==> flow/design.v <==
interface audio_bus #(parameter DW = 24) (input logic clk);
    logic valid;
    logic ready;
    logic [DW-1:0] data;
    modport din(
        input clk, valid, data,
        output ready
    );
    modport dout (
        input ready,
        output valid, data
    );
endinterface
interface i2s_b #(parameter DW = 24) (input logic mclk);
    logic sclk;
    logic lrclk;
    logic sdi;
    logic sdo;
    modport m_tx (
        input mclk,
        output sclk, lrclk, sdo
    );
    modport m_rx (
        input mclk, sdi,
        output sclk, lrclk
    );
    modport m_bi (
        input mclk, sdi,
        output sclk, lrclk, sdo
    );
    modport s_rx (
        input mclk, sclk, lrclk, sdo
    );
    modport s_tx (
        input mclk, sclk, lrclk,
        output sdi
    );
    modport s_bi (
        input mclk, sclk, lrclk, sdo,
        output sdi
    );
endinterface
`default_nettype none
module buffer(
    input wire clk,
    input wire rst,
    input wire en,
    output reg valid,
    output reg ready,
    input wire [31:0] sample_i,
    output reg [31:0] sample_o
);
parameter DELAY = 8;
reg [31:0] sample_shift [0:DELAY-1];
reg valid_shift [0:DELAY-1];
integer i;
initial valid = 0;
initial ready = 0;
initial sample_o = 0;
always @(posedge clk) begin
    if (rst) begin
        sample_o <= 0;
        valid <= 0;
        ready <= 0;
    end else begin
        ready <= 1;
        valid_shift[0] <= en;
        sample_shift[0] <= sample_i;
        for (i = 1; i < DELAY; i++) begin
            sample_shift[i] <= sample_shift[i-1];
            valid_shift[i] <= valid_shift[i-1];
        end
        sample_o <= sample_shift[DELAY-1];
        valid <= valid_shift[DELAY-1];
    end
end
endmodule
# From RTL to reports: buffer
# The steps from the RTL of buffer to its reports follow in flow order.
# Lines are those of the file above, counted from 1.
# Operators carry their Yosys type and port widths (W data, S select, Z words).
# Library cell names are shortened.
setup:
  top_module: "buffer"
  clock_port: "clk"
  lib: "sky130hd"
  pvt_corner: "tt_025C_1v80"

# Word level
# Yosys after proc, flatten, opt, wreduce and memory -nomap, before mapping. Enables and synchronous resets that opt folds into registers are not counted as muxes. Print and check cells are not counted. Equal cells are merged and count once.
bits:
  regBits: 298
  inputBits: 35
op_classes:
  mux: 1
op_table:
  columns: ["cell", "n"]
  rows:
  - ["$mux W1", 1]

# Logic depth
# Depth = most cells in a row (Yosys ltp): at word level without a register or memory, in the mapped netlist without a sequential cell, where the memories' decode and read muxes count.
logic_depth:
  word_depth: 1
  ABC_AREA: 0
  ltp_mapped: 2
  mapped_depth_nobuf: 1

# Mapped cells and area
# Source: synth_stat.txt of the flow (Yosys; design flattened, memories mapped). It holds for the ABC_AREA given above (unset counts as 0); a run with the other value may have another netlist.
synth_totals:
  cell_count: 335
  synth_area_um2: 8862.2
  seqArea_um2: 8608.3
  ff_cells: 298
  buf_cells: 3
types:
  columns: ["cell", "n", "area_total_um2"]
  rows:
  - ["edfxtp_1", 264, 7.93E+03]
  - ["dfxtp_1", 34, 680.653]
  - ["nor2b_1", 29, 181.424]
  - ["and2b_2", 4, 35.034]
  - ["buf_6", 3, 33.782]
  - ["inv_1", 1, 3.754]

# Timing after synthesis
# OpenSTA on the mapped netlist: ideal clock, no wires. The path of least setup slack (recovery checks aside). Input and output delay are each 20% of the period. Register names are those of the netlist, which keeps one name where synthesis merged equal registers.
synth_path:
  path_kind: "input port to flip-flop"
  startpoint: "input rst"
  endpoint: "register ready"
  period_ns: 7.03
  input_delay_ns: 1.406
  setup_time_ns: 0.701
  t_first_pin_ns: 1.406
  arrival_time_ns: 6.616
  required_ns: 6.329
  slack_ns: -0.287
  delay_ns: 5.911
  path_stages: 2
  path_buffers: 1
  synth_period_reached_ns: 7.317
# "delay_ns" is the arrival time less input delay plus setup time.
# "path_stages": output pins that drive a net of the path, with the launching flip-flop's if there is one; two outputs of one cell count as two.
# "synth_period_reached_ns" = period - worst setup slack (recovery checks aside). The figure is calculated, with input and output delays left at 20% of the set period.
# Between the ends stands the longest chain of elaborated cells between them, by number of cells; it is not shown to be the way that was timed. Of several equally long chains one is given.
# A line is the first line of the expression or statement that the cell stems from. Yosys adds cells for indexed reads and writes and turns some case tables into memories.
synth_via:
  cell_sequence: "buf_6 inv_1"
  elab_chain_cells: 1
synth_rtl:
  columns: ["item", "line", "rtl"]
  rows:
  - ["start: declaration", 46, "input wire rst,"]
  - ["$mux W1", 61, "if (rst) begin"]
  - ["end: assignment", 64, "ready <= 0;"]
  - ["end: assignment", 66, "ready <= 1;"]
  - ["end: declaration", 49, "output reg ready,"]

# Timing after layout
# From the final timing report of job 1: the path of least setup slack in the routed layout; clock arrival at registers is part of the times.
layout_path:
  path_kind: "input port to flip-flop"
  startpoint: "input rst"
  endpoint: "register sample_shift[7][5]"
  period_ns: 7.81
  input_delay_ns: 1.56
  setup_time_ns: 0.37
  t_first_pin_ns: 1.56
  arrival_time_ns: 3.73
  required_ns: 7.97
  slack_ns: 4.24
  path_stages: 4
  path_buffers: 3
layout_via:
  cell_sequence: "clkdlybuf4s50_1 buf_4 inv_8 buf_4"
  elab_chain_cells: 0
layout_rtl:
  columns: ["item", "line", "rtl"]
  rows:
  - ["start: declaration", 46, "input wire rst,"]
  - ["end: assignment", 70, "sample_shift[i] <= sample_shift[i-1];"]
  - ["end: declaration", 54, "reg [31:0] sample_shift [0:DELAY-1];"]

Add stored flow runs of buffer

buffer through Yosys and OpenROAD on sky130hd: 2 stored runs, unordered, with their settings and measured results. The constraints put input and output delay at 20% of the set period each and load the outputs with 0.01 pF.
"achievedPeriod_ns" means the clock period less the worst setup slack. The figure is calculated, with input and output delays left at 20% of the set period.
By "timing.worst_path_ns" is meant the share of the clock period that the worst setup path is allowed (20% is reserved at inputs, 20% at outputs), minus its slack. Clock arrival times at its registers enter into it.
"totalPower_uw": no workload was simulated; the value follows from the tool's default switching activity.

--- job 1 ---
==> flow/run.sh <==
#!/bin/bash
# the make line also repeats the synthesis and layout settings of config.mk as NAME=value (left out here)
make -C /OpenROAD-flow-scripts/flow DESIGN_CONFIG=/design/flow/config.mk WORK_HOME=/design/flow/orfs CLKGATE_MAP_FILE= finish
==> flow/config.mk <==
export PLATFORM = sky130hd
export DESIGN_NAME = buffer
export DESIGN_NICKNAME = buffer
export VERILOG_FILES = /design/flow/design.v
export SDC_FILE = /design/flow/constraint.sdc
export NUM_CORES = 4
export LEC_CHECK = 0
export CAP_MARGIN = 20
export CORE_MARGIN = 2
export CORE_UTILIZATION = 40
export SLEW_MARGIN = 20
==> flow/constraint.sdc <==
create_clock -name core_clock -period 7.81 [get_ports {clk}]
set_input_delay 1.5620 -clock core_clock [delete_from_list [all_inputs] [get_ports {clk}]]
set_output_delay 1.5620 -clock core_clock [all_outputs]
set_load 0.01 [all_outputs]

==> results, as YAML <==
results:
  yosys_chip_area_um2: 8862.2
  dieArea_um2: 23361.6
  final_stdcell_area_um2: 10794.1
  utilization_pct: 49.6
  final_setup_ws_ns: 4.236
  setupTns_ns: 0.000
  fin_hold_ws_ns: 0.407
  totalPower_uw: 3221
  achievedPeriod_ns: 3.574
  timing.worst_path_ns: 2.01
  timing.worst_path_kind: "input port to flip-flop"

--- job 2 ---
==> flow/run.sh <==
#!/bin/bash
# the make line also repeats the synthesis and layout settings of config.mk as NAME=value (left out here)
make -C /OpenROAD-flow-scripts/flow DESIGN_CONFIG=/design/flow/config.mk WORK_HOME=/design/flow/orfs CLKGATE_MAP_FILE= finish
==> flow/config.mk <==
export PLATFORM = sky130hd
export DESIGN_NAME = buffer
export DESIGN_NICKNAME = buffer
export VERILOG_FILES = /design/flow/design.v
export SDC_FILE = /design/flow/constraint.sdc
export NUM_CORES = 4
export LEC_CHECK = 0
export CAP_MARGIN = 20
export CELL_PAD_IN_SITES_DETAIL_PLACEMENT = 0
export CORE_MARGIN = 2
export CORE_UTILIZATION = 29
export CTS_CLUSTER_DIAMETER = 309
export CTS_CLUSTER_SIZE = 54
export PLACE_DENSITY = 0.88
export SLEW_MARGIN = 20
==> flow/constraint.sdc <==
create_clock -name core_clock -period 6.17 [get_ports {clk}]
set_input_delay 1.2340 -clock core_clock [delete_from_list [all_inputs] [get_ports {clk}]]
set_output_delay 1.2340 -clock core_clock [all_outputs]
set_load 0.01 [all_outputs]

==> results, as YAML <==
results:
  yosys_chip_area_um2: 8862.2
  dieArea_um2: 31973.0
  final_stdcell_area_um2: 10317.4
  utilization_pct: 34.0
  final_setup_ws_ns: 3.144
  setupTns_ns: 0.000
  fin_hold_ws_ns: 0.413
  totalPower_uw: 3248
  achievedPeriod_ns: 3.026
  timing.worst_path_ns: 1.79
  timing.worst_path_kind: "input port to flip-flop"
