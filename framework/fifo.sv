==> flow/design.v <==
interface audio_bus #(parameter DW = 24) (input logic clk);
    logic valid;
    logic ready;
    logic [DW-1:0] data;
    modport din(
        input clk, valid, data,
        output ready
    );
    modport dout (
        input ready,
        output valid, data
    );
endinterface
interface i2s_b #(parameter DW = 24) (input logic mclk);
    logic sclk;
    logic lrclk;
    logic sdi;
    logic sdo;
    modport m_tx (
        input mclk,
        output sclk, lrclk, sdo
    );
    modport m_rx (
        input mclk, sdi,
        output sclk, lrclk
    );
    modport m_bi (
        input mclk, sdi,
        output sclk, lrclk, sdo
    );
    modport s_rx (
        input mclk, sclk, lrclk, sdo
    );
    modport s_tx (
        input mclk, sclk, lrclk,
        output sdi
    );
    modport s_bi (
        input mclk, sclk, lrclk, sdo,
        output sdi
    );
endinterface
module fifo #(
    parameter DW = 24,
    parameter DEPTH = 4,
    parameter ALMOST_FULL = 1,
    parameter ALMOST_EMPTY = 1
) (
    input logic rst,  
    input logic clk,              
    input logic i_wr,             
    input logic [DW-1:0] i_wdata,
    output logic o_wfull,
    input logic i_rd,             
    output logic [DW-1:0] o_rdata,
    output logic o_rempty          
);
logic rclk;
assign rclk = clk;
localparam AW = $clog2(DEPTH);
logic [DW-1:0] ram [DEPTH-1:0];
logic [DW-1:0] ram_data = 0;
logic [AW:0] rd_ctr, wr_ctr;
logic [AW:0] rd_gray, wr_gray;
logic [AW-1:0] wr_addr, rd_addr;
initial rd_ctr = 0;
initial wr_ctr = 0;
assign rd_gray = rd_ctr ^ (rd_ctr >> 1);
assign rd_addr = rd_gray[AW] ? {~rd_gray[AW-1],rd_gray[AW-2:0]} : rd_gray[AW-1:0];
assign o_rdata = ram_data;
assign wr_gray = wr_ctr ^ (wr_ctr >> 1);
assign wr_addr = wr_gray[AW] ? {~wr_gray[AW-1],wr_gray[AW-2:0]} : wr_gray[AW-1:0];
generate
    logic [AW:0] diff;
    if (ALMOST_FULL | ALMOST_EMPTY) begin
        always @(*)
            if (wr_ctr > rd_ctr)
                diff = wr_ctr - rd_ctr;
            else if (wr_ctr != 0)
                diff = (((DEPTH<<1)-rd_ctr) + wr_ctr);
            else
                diff = 0;
    end
endgenerate
generate
    if (ALMOST_FULL) begin
        always @(posedge clk)
            if (diff > (DEPTH>>1))
                o_wfull <= 1;
            else
                o_wfull <= 0;
    end else begin
        always @(posedge clk)
            if ({~wr_ctr[AW],wr_ctr[AW-1:0]} == rd_ctr)
                o_wfull <= 1;
            else
                o_wfull <= 0;
    end
endgenerate
generate
    if (ALMOST_EMPTY) begin
        always @(posedge rclk)
            if (diff < (DEPTH>>1))
                o_rempty <= 1;
            else
                o_rempty <= 0;
    end else begin
        always @(posedge rclk)
            if (wr_ctr == rd_ctr)
                o_rempty <= 1;
            else
                o_rempty <= 0;
    end
endgenerate
integer i;
generate
    initial
        for (i = 0; i < DEPTH; i = i + 1)
            ram[i] = 0;
endgenerate
always @(posedge clk)
    if (i_wr)
        ram[wr_addr] <= i_wdata;
always @(posedge rclk)
        ram_data <= ram[rd_addr];
always @(posedge clk)
    if (i_wr)
        wr_ctr <= wr_ctr + 1;    
always @(posedge rclk)
    if (i_rd)
        rd_ctr <= rd_ctr + 1;
endmodule
; Tool chain data of fifo
; What the tools print for fifo, step after step.
; Lines are those of the file above, counted from 1.
; Operators carry their Yosys type and port widths (W data, S select, Z words).
; Cell names lack the library's common part.
; The mark -- stands for no value.
[inputs]
design = fifo
clock_port = clk
cell_library = sky130hd
lib_corner = tt_025C_1v80

; Word level
; Yosys after proc, flatten, opt, wreduce and memory -nomap, before mapping. Enables and synchronous resets that opt folds into registers are not counted as muxes. Memory bits, and registers merged into a memory's read port (data or address), are not among the register bits. Print and check cells are not counted. Equal cells are merged and count once.
; Memory sizes are those after Yosys's memory passes, which may raise the word count (mostly to a power of two), join words into wider ones and drop unused or constant bits.
[word_totals]
mem_bits_rw = 96
out_inout_bits = 26
n_memories = 1
ff_bits = 8
clocked_rd_ports_x_width = 24
in_bits = 28
word_cells = 27
[mem_list]
columns = memory, size, width, read_ports, write_ports, line
row1 = ram, 4, 24, 1, 1, 61  ; logic [DW-1:0] ram [DEPTH-1:0];
[classes]
mux = 9
logic = 4
n_cmp = 3
reduce_logical = 1
n_addsub = 5
[op_table]
columns = cell, count
row1 = $mux W24, 1
row2 = $add A3 B1 Y3 const B, 2
row3 = $xor A3 B2 Y3, 2
row4 = $mux W3, 2
row5 = $mux W2, 3
row6 = $sub A1 B3 Y3 const A, 1
row7 = $gt A3 B2 Y1 const B, 1
row8 = $lt A3 B2 Y1 const B, 1
row9 = $add A3 B3 Y3, 1
row10 = $sub A3 B3 Y3, 1
row11 = $gt A3 B3 Y1, 1
row12 = $reduce_bool A3 Y1, 1
row13 = $mux W1, 3
row14 = $not A1 Y1, 2

; Longest topological paths
; Longest topological path by Yosys (ltp), each cell counted once; first at word level (registers and memories cut), then after technology mapping (sequential cells cut; the memories' decode and read muxes count).
[logic_depth]
word_depth = 6
abc_area = 0
mapped_depth = 7
depth_no_buf = 7

; After synthesis
; The flow's flattened synthesis, as Yosys stat reports it; memories are mapped. The netlist is that of the ABC_AREA named above (0 if unset); the other value can give another one.
[types]
columns = type, count, area_total_um2
row1 = edfxtp_1, 102, 3.06E+03
row2 = dfxtp_1, 26, 520.499
row3 = mux4_2, 20, 450.432
row4 = mux4_1, 4, 105.101
row5 = ha_1, 6, 75.072
row6 = buf_12, 2, 40.038
row7 = inv_1, 7, 26.275
row8 = xor2_1, 3, 26.275
row9 = fa_1, 1, 20.019
row10 = buf_2, 3, 15.014
row11 = and3_1, 2, 12.512
row12 = buf_6, 1, 11.261
row13 = nor2_1, 3, 11.261
row14 = a211oi_1, 1, 7.507
row15 = a21o_1, 1, 7.507
row16 = nor3b_1, 1, 7.507
row17 = nand2b_1, 1, 6.256
row18 = nor2b_1, 1, 6.256
; Other cell types: 5; their cells: 5.
[synth_totals]
flip_flops = 128
area_um2 = 4436.8
buf_cells = 6
cells = 190
seq_area_um2 = 3583.4

; Worst setup path after synthesis
; Path of least setup slack by OpenSTA after synthesis, without wires, with an ideal clock, recovery checks aside; 20% of the period is set as input and as output delay. Where synthesis merged equal registers, the netlist keeps one of their names.
[synth_path]
path_kind = input to register
startpoint = input port i_wr
endpoint = memory ram[0][0]
arrival_ns = 2.733
delay_ns = 2.245
required_ns = 4.200
launch_ns = 0.928
slack_ns = 1.467
in_delay_ns = 0.928
setup_ns = 0.440
driving_pins = 1
path_buffers = 0
clock_period_ns = 4.64
period_less_setup_slack_ns = 3.173
; "delay_ns" is the arrival time less input delay plus setup time.
; "driving_pins" counts driving pins, that of a launching flip-flop among them; a cell with two outputs on the path counts twice.
; "period_less_setup_slack_ns" is the clock period less the worst setup slack; recovery checks do not enter. This is arithmetic on one report: input and output delays are still those of the set period (20% each).
; Between the ends stands the longest chain of elaborated cells between them, by number of cells; it is not shown to be the way that was timed. Of several equally long chains one is given.
; Each line given opens the expression or statement behind the cell; cells for indexed reads and writes are added by Yosys, which also makes memories of some case tables.
; Only ways into the end's enable, where the timed path ends, are counted here.
[synth_via]
cell_sequence = nor3b_1
elab_chain_len = 1
cells_between = 2
cone_lines = 1
classes_between = mux: 2
[synth_rtl]
columns = element, line
row1 = "start, declared", 51  ; input logic i_wr,
row2 = $mux W2, 122  ; if (i_wr)
row3 = "end, declared", 61  ; logic [DW-1:0] ram [DEPTH-1:0];

; Path in the finished layout
; From the final timing report of flow run 1: the path of least setup slack in the routed layout; clock arrival at registers is part of the times.
[layout_path]
path_kind = register to register
startpoint = register rd_ctr[0]
endpoint = register ram_data[22]
driving_pins = 3
clock_period_ns = 3.46
arrival_ns = 2.50
launch_ns = 0.49
path_buffers = 0
slack_ns = 1.31
setup_ns = 0.13
required_ns = 3.81
; Between the ends stands the longest chain of elaborated cells between them, by number of cells; it is not shown to be the way that was timed. Of several equally long chains one is given.
[layout_via]
cell_sequence = edfxtp_1 -> ha_2 -> mux4_1
elab_chain_len = 2
cells_between = 2
cone_lines = 2
classes_between = mux: 1; logic: 1
[layout_rtl]
columns = element, line
row1 = "start, declared", 63  ; logic [AW:0] rd_ctr, wr_ctr;
row2 = "start, assigned", 131  ; rd_ctr <= rd_ctr + 1;
row3 = $xor A3 B2 Y3, 68  ; assign rd_gray = rd_ctr ^ (rd_ctr >> 1);
row4 = $mux W2, 69  ; assign rd_addr = rd_gray[AW] ? {~rd_gray[AW-1],rd_gray[AW-2:0]} : rd_gray[AW-1:0];
row5 = "end, declared", 62  ; logic [DW-1:0] ram_data = 0;
; Some nets on the timed path still bear RTL names; the line given drives or declares the net.
[layout_nets]
columns = signal, line
row1 = rd_addr[0], 69

; Flow measurements of fifo on sky130hd: 2 stored runs with different settings, listed in no order. Input and output delays are each 20% of the period that was set; the output load is 0.01 pF.
; "period_reached_ns" means the clock period less the worst setup slack. The figure is calculated, with input and output delays left at 20% of the set period.
; "worst_path_ns" is the time allowed to the run's worst setup path (the clock period less input and output delay, where it has them) less its slack. Clock arrival times count: a late capture clock shortens it, a late launch clock lengthens it.
; "fin_power_mw" rests on the timing tool's default activity at the inputs, not on a simulated workload.

[flow run 1: settings]
period_ns = 3.46
CAP_MARGIN = 20
CORE_MARGIN = 2
CORE_UTILIZATION = 40
SLEW_MARGIN = 20
[flow run 1: results]
worst_path_ns = 2.15
critical_path_kind = register to register
setup_tns_ns = 0.000
period_reached_ns = 2.149
fin_power_mw = 3.952
timing.setup.ws_ns = 1.311
die_area_um2 = 11950.9
final_cell_area_um2 = 5699.2
utilization_pct = 52.6
yosys_chip_area_um2 = 4436.8
final_hold_ws_ns = 0.539

[flow run 2: settings]
period_ns = 5.83
CORE_UTILIZATION = 41
PLACE_DENSITY = 0.65
CORE_ASPECT_RATIO = 0.65
TNS_END_PERCENT = 40
GPL_TIMING_DRIVEN = 1
GPL_ROUTABILITY_DRIVEN = 1
CTS_CLUSTER_DIAMETER = 294
MIN_ROUTING_LAYER = met1
MAX_ROUTING_LAYER = met4
CAP_MARGIN = 20
CORE_MARGIN = 2
SLEW_MARGIN = 20
[flow run 2: results]
worst_path_ns = 1.64
critical_path_kind = input to register
setup_tns_ns = 0.000
period_reached_ns = 2.807
fin_power_mw = 2.380
timing.setup.ws_ns = 3.023
die_area_um2 = 11689.3
final_cell_area_um2 = 5711.7
utilization_pct = 54.5
yosys_chip_area_um2 = 4436.8
final_hold_ws_ns = 0.545
